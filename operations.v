==> flow/design.v <==
module operations(
    output reg [7:0] A,         
    output reg [7:0] B,         
    input reset, 
    input do, 
    input clk,
    input [3:0] select,   
    output reg [7:0] Y,      
    output [7:0] ledA, ledB
);
    always @(posedge clk or posedge reset) begin
         if (reset) begin
            A <= 8'b0;
            B <= 8'b0;
            Y <= 8'b0;
        end else if (do) begin
        case (select)
            4'b0010: Y <= A << 1;            
            4'b0011: Y <= A >> 1;            
            4'b0100: Y <= (A == B) ? 8'h00 : ((A > B) ? 8'h01 : 8'hFF);   
            4'b0101: Y <= A & B;             
            4'b0110: Y <= A | B;             
            4'b0111: Y <= A ^ B;             
            4'b1000: Y <= ~(A & B);          
            4'b1001: Y <= ~(A | B);          
            4'b1010: Y <= ~(A ^ B);          
            4'b1011: Y <= ~A;                
            4'b1101: A <= Y;                
            4'b1110: {A,B} <= {B,A};     
            4'b1111: A <= B;             
        endcase
    end
    end 
    assign ledA = A;
    assign ledB = B;
endmodule
Reports on operations
The steps from the RTL of operations to its reports follow in flow order.
Line numbers count from 1 in the design file above.
A cell with -- has no value.
Set-up
  top module: operations
  clock input: clk
  library: sky130hd
  timing corner: tt_025C_1v80

Word-level counts
Source: Yosys, flattened and elaborated, memories not mapped. Widths are those after wreduce. Registers that Yosys merges into a memory's read port (data or address) are not register bits. Print and check cells do not count. Equal cells are merged and count once.
Operators by class
  $lt $le $gt $ge: 1
  equal/unequal tests: 14
  mux-type cells: 4
  bitwise operators: 7
  reduce/logical cells: 6
Operators by type and width (count)
  case mux 8 bit (select 10 bit): 1
  inverter 8 bit: 4
  == test 4 bit with constant B: 7
  == test 4 x 3 -> 1 bit with constant B: 4
  case mux 8 bit (select 2 bit): 1
  2-to-1 mux 8 bit: 2
  nonzero test 10 bit: 1
  == test 4 x 2 -> 1 bit with constant B: 2
  greater-than comparator 8 bit: 1
  == test 8 bit: 1
  bitwise AND 8 bit: 1
  bitwise OR 8 bit: 1
  XOR 8 bit: 1
  AND reduction 2 bit: 3
  nonzero test 2 bit: 1
  OR reduction 2 bit: 1
Word-level totals
  register bits: 24
  bits of input ports: 7
  output and inout bits: 40
  elaborated cells: 35

Longest topological paths
Yosys ltp: most cells in a row. Word level: on the elaborated netlist, between registers, memories and ports. Mapped: between sequential cells and ports; inverters and the memories' decode and read muxes count.
Logic depth
  depth in word-level cells: 4
  ABC_AREA: 0
  depth in mapped cells: 7
  mapped depth without buffers: 7

Synthesis result
The flow's flattened synthesis, as Yosys stat reports it; memories are mapped. The netlist is that of the ABC_AREA named above (0 if unset); the other value can give another one.
Cells by type
  sky130_fd_sc_hd__dfrtp_1: count 24, total area 600.576 um2
  sky130_fd_sc_hd__ha_1: count 24, total area 300.288 um2
  sky130_fd_sc_hd__buf_4: count 17, total area 127.622 um2
  sky130_fd_sc_hd__nand2_1: count 29, total area 108.854 um2
  sky130_fd_sc_hd__o21ai_0: count 18, total area 90.086 um2
  sky130_fd_sc_hd__inv_1: count 23, total area 86.333 um2
  sky130_fd_sc_hd__a21oi_1: count 16, total area 80.077 um2
  sky130_fd_sc_hd__a22oi_1: count 9, total area 67.565 um2
  sky130_fd_sc_hd__mux4_2: count 3, total area 67.565 um2
  sky130_fd_sc_hd__nor2b_1: count 8, total area 50.048 um2
  sky130_fd_sc_hd__o21ai_1: count 10, total area 50.048 um2
  sky130_fd_sc_hd__a211oi_1: count 6, total area 45.043 um2
  sky130_fd_sc_hd__mux2_2: count 4, total area 45.043 um2
  sky130_fd_sc_hd__o22ai_1: count 7, total area 43.792 um2
  sky130_fd_sc_hd__or3_1: count 7, total area 43.792 um2
  sky130_fd_sc_hd__buf_2: count 8, total area 40.038 um2
  sky130_fd_sc_hd__nor2_1: count 10, total area 37.536 um2
  sky130_fd_sc_hd__nand2b_1: count 5, total area 31.28 um2
Not listed: further types 27, cells in them 34.
Synthesis totals
  cells in the netlist: 262
  synthesis area: 2227.1 um2
  mapped flip-flops: 24

Path before layout
Path of least setup slack by OpenSTA after synthesis, without wires, with an ideal clock, recovery checks aside; 20% of the period is set as input and as output delay. Where synthesis merged equal registers, the netlist keeps one of their names.
Timing post-synthesis
  kind: register -> register
  start: reg A[6]
  end: reg Y[7]
  period: 2.07 ns
  arrival time: 1.912 ns
  required time: 1.930 ns
  slack: 0.018 ns
  path delay: 2.052 ns
  stages: 8
  period reached after synthesis: 2.052 ns
"path delay" = arrival - input delay + setup time.
"stages": output pins that drive a net of the path, with the launching flip-flop's if there is one; two outputs of one cell count as two.
"period reached after synthesis" = period - worst setup slack (recovery checks aside). The figure is calculated, with input and output delays left at 20% of the set period.
The rows between start and end are the longest chain of elaborated cells between them; the timing report does not say that the signal goes this way. Where chains are equally long, one stands for them.
Each line given opens the expression or statement behind the cell; cells for indexed reads and writes are added by Yosys, which also makes memories of some case tables.
At most two assigning lines are given for a register; there are more.
Between the ends, post-synthesis
  cells stage by stage: sky130_fd_sc_hd__dfrtp_1 -> sky130_fd_sc_hd__inv_1 -> sky130_fd_sc_hd__ha_1 -> sky130_fd_sc_hd__nor4_2 -> sky130_fd_sc_hd__a2111oi_4 -> sky130_fd_sc_hd__o311a_2 -> sky130_fd_sc_hd__a21oi_4 -> sky130_fd_sc_hd__a311oi_2
  length of the longest elaborated chain: 4
  elaborated cells between the ends (all ways): 5
  RTL lines with such cells: 2
  those cells by class: compare: 1; eq/ne: 1; mux: 3
RTL lines, path post-synthesis
  start: declaration: line 2  | output reg [7:0] A,
  start: assignment: line 13  | A <= 8'b0;
  start: assignment: line 28  | 4'b1101: A <= Y;
  greater-than comparator 8 bit: line 20  | 4'b0100: Y <= (A == B) ? 8'h00 : ((A > B) ? 8'h01 : 8'hFF);
  2-to-1 mux 8 bit (2 in a row): line 20
  case mux 8 bit (select 10 bit): line 17  | case (select)
  end: assignment: line 18  | 4'b0010: Y <= A << 1;
  end: assignment: line 19  | 4'b0011: Y <= A >> 1;
  end: declaration: line 8  | output reg [7:0] Y,

Timing after layout
Path of least setup slack in the final report of flow run B (OpenROAD, finished layout, wires in). Where an end is a register, its clock arrival counts in the times.
Timing after layout
  kind: register -> register
  start: reg A[6]
  end: reg Y[7]
  period: 2.8 ns
  arrival time: 2.45 ns
  required time: 2.94 ns
  slack: 0.49 ns
  stages: 8
The rows between start and end are the longest chain of elaborated cells between them; the timing report does not say that the signal goes this way. Where chains are equally long, one stands for them.
At most two assigning lines are given for a register; there are more.
Between the ends, after layout
  cells stage by stage: sky130_fd_sc_hd__dfrtp_1 -> sky130_fd_sc_hd__inv_1 -> sky130_fd_sc_hd__ha_1 -> sky130_fd_sc_hd__nor4_2 -> sky130_fd_sc_hd__a2111oi_4 -> sky130_fd_sc_hd__o311a_2 -> sky130_fd_sc_hd__a21oi_4 -> sky130_fd_sc_hd__a311oi_2
  length of the longest elaborated chain: 4
  elaborated cells between the ends (all ways): 5
  RTL lines with such cells: 2
  those cells by class: compare: 1; eq/ne: 1; mux: 3
RTL lines, path after layout
  start: declaration: line 2  | output reg [7:0] A,
  start: assignment: line 13  | A <= 8'b0;
  start: assignment: line 28  | 4'b1101: A <= Y;
  greater-than comparator 8 bit: line 20  | 4'b0100: Y <= (A == B) ? 8'h00 : ((A > B) ? 8'h01 : 8'hFF);
  2-to-1 mux 8 bit (2 in a row): line 20
  case mux 8 bit (select 10 bit): line 17  | case (select)
  end: assignment: line 18  | 4'b0010: Y <= A << 1;
  end: assignment: line 19  | 4'b0011: Y <= A >> 1;
  end: declaration: line 8  | output reg [7:0] Y,

Subject: operations on sky130hd, stored results

Hello all,

Below are 2 stored runs of the flow (Yosys, OpenROAD; platform sky130hd) on operations, each with its settings and what was measured, unordered. Constraints: input delay and output delay 20% of the set period each, output load 0.01 pF.
By "achieved clock period (ns)" is meant the clock period of the run minus its worst setup slack. This is arithmetic on one report: input and output delays are still those of the set period (20% each).
"worst setup path time (ns)" = time allowed to the worst setup path (clock period - input delay - output delay, where it has them) - its slack; a late launch clock adds to it, a late capture clock takes from it.
"finish__power__total" is the tool's figure for a default switching activity; nothing was simulated.

Flow files of flow run A
==> flow/run.sh <==
#!/bin/bash
# the make line also repeats the synthesis and layout settings of config.mk as NAME=value (left out here)
make -C /OpenROAD-flow-scripts/flow DESIGN_CONFIG=/design/flow/config.mk WORK_HOME=/design/flow/orfs CLKGATE_MAP_FILE= finish
==> flow/config.mk <==
export PLATFORM = sky130hd
export DESIGN_NAME = operations
export DESIGN_NICKNAME = operations
export VERILOG_FILES = /design/flow/design.v
export SDC_FILE = /design/flow/constraint.sdc
export NUM_CORES = 4
export LEC_CHECK = 0
export CAP_MARGIN = 20
export CELL_PAD_IN_SITES_DETAIL_PLACEMENT = 1
export CELL_PAD_IN_SITES_GLOBAL_PLACEMENT = 0
export CORE_MARGIN = 2
export CORE_UTILIZATION = 62
export GPL_TIMING_DRIVEN = 0
export MIN_ROUTING_LAYER = met1
export PLACE_DENSITY = 0.45
export SETUP_SLACK_MARGIN = 0.17
export SLEW_MARGIN = 35
==> flow/constraint.sdc <==
create_clock -name core_clock -period 2.66 [get_ports {clk}]
set_input_delay 0.5320 -clock core_clock [delete_from_list [all_inputs] [get_ports {clk}]]
set_output_delay 0.5320 -clock core_clock [all_outputs]
set_load 0.01 [all_outputs]

report of flow run A: did not finish, place, DPL-0033

Flow files of flow run B
==> flow/run.sh <==
#!/bin/bash
# the make line also repeats the synthesis and layout settings of config.mk as NAME=value (left out here)
make -C /OpenROAD-flow-scripts/flow DESIGN_CONFIG=/design/flow/config.mk WORK_HOME=/design/flow/orfs CLKGATE_MAP_FILE= finish
==> flow/config.mk <==
export PLATFORM = sky130hd
export DESIGN_NAME = operations
export DESIGN_NICKNAME = operations
export VERILOG_FILES = /design/flow/design.v
export SDC_FILE = /design/flow/constraint.sdc
export NUM_CORES = 4
export LEC_CHECK = 0
export CAP_MARGIN = 20
export CORE_MARGIN = 2
export CORE_UTILIZATION = 40
export SLEW_MARGIN = 20
==> flow/constraint.sdc <==
create_clock -name core_clock -period 2.8 [get_ports {clk}]
set_input_delay 0.5600 -clock core_clock [delete_from_list [all_inputs] [get_ports {clk}]]
set_output_delay 0.5600 -clock core_clock [all_outputs]
set_load 0.01 [all_outputs]

report of flow run B
yosys chip area after synthesis (um^2): 2227.1
finish__design__die__area: 6180.3
finish__design__instance__area__stdcell: 2742.6
finish__design__instance__utilization: 0.5043
finish__timing__setup__ws: 0.491
finish__timing__setup__tns: 0.000
finish__timing__hold__ws: 0.568
finish__power__total: 1.818e-03
achieved clock period (ns): 2.309
worst setup path time (ns): 2.31
worst setup path kind: register -> register

Thanks
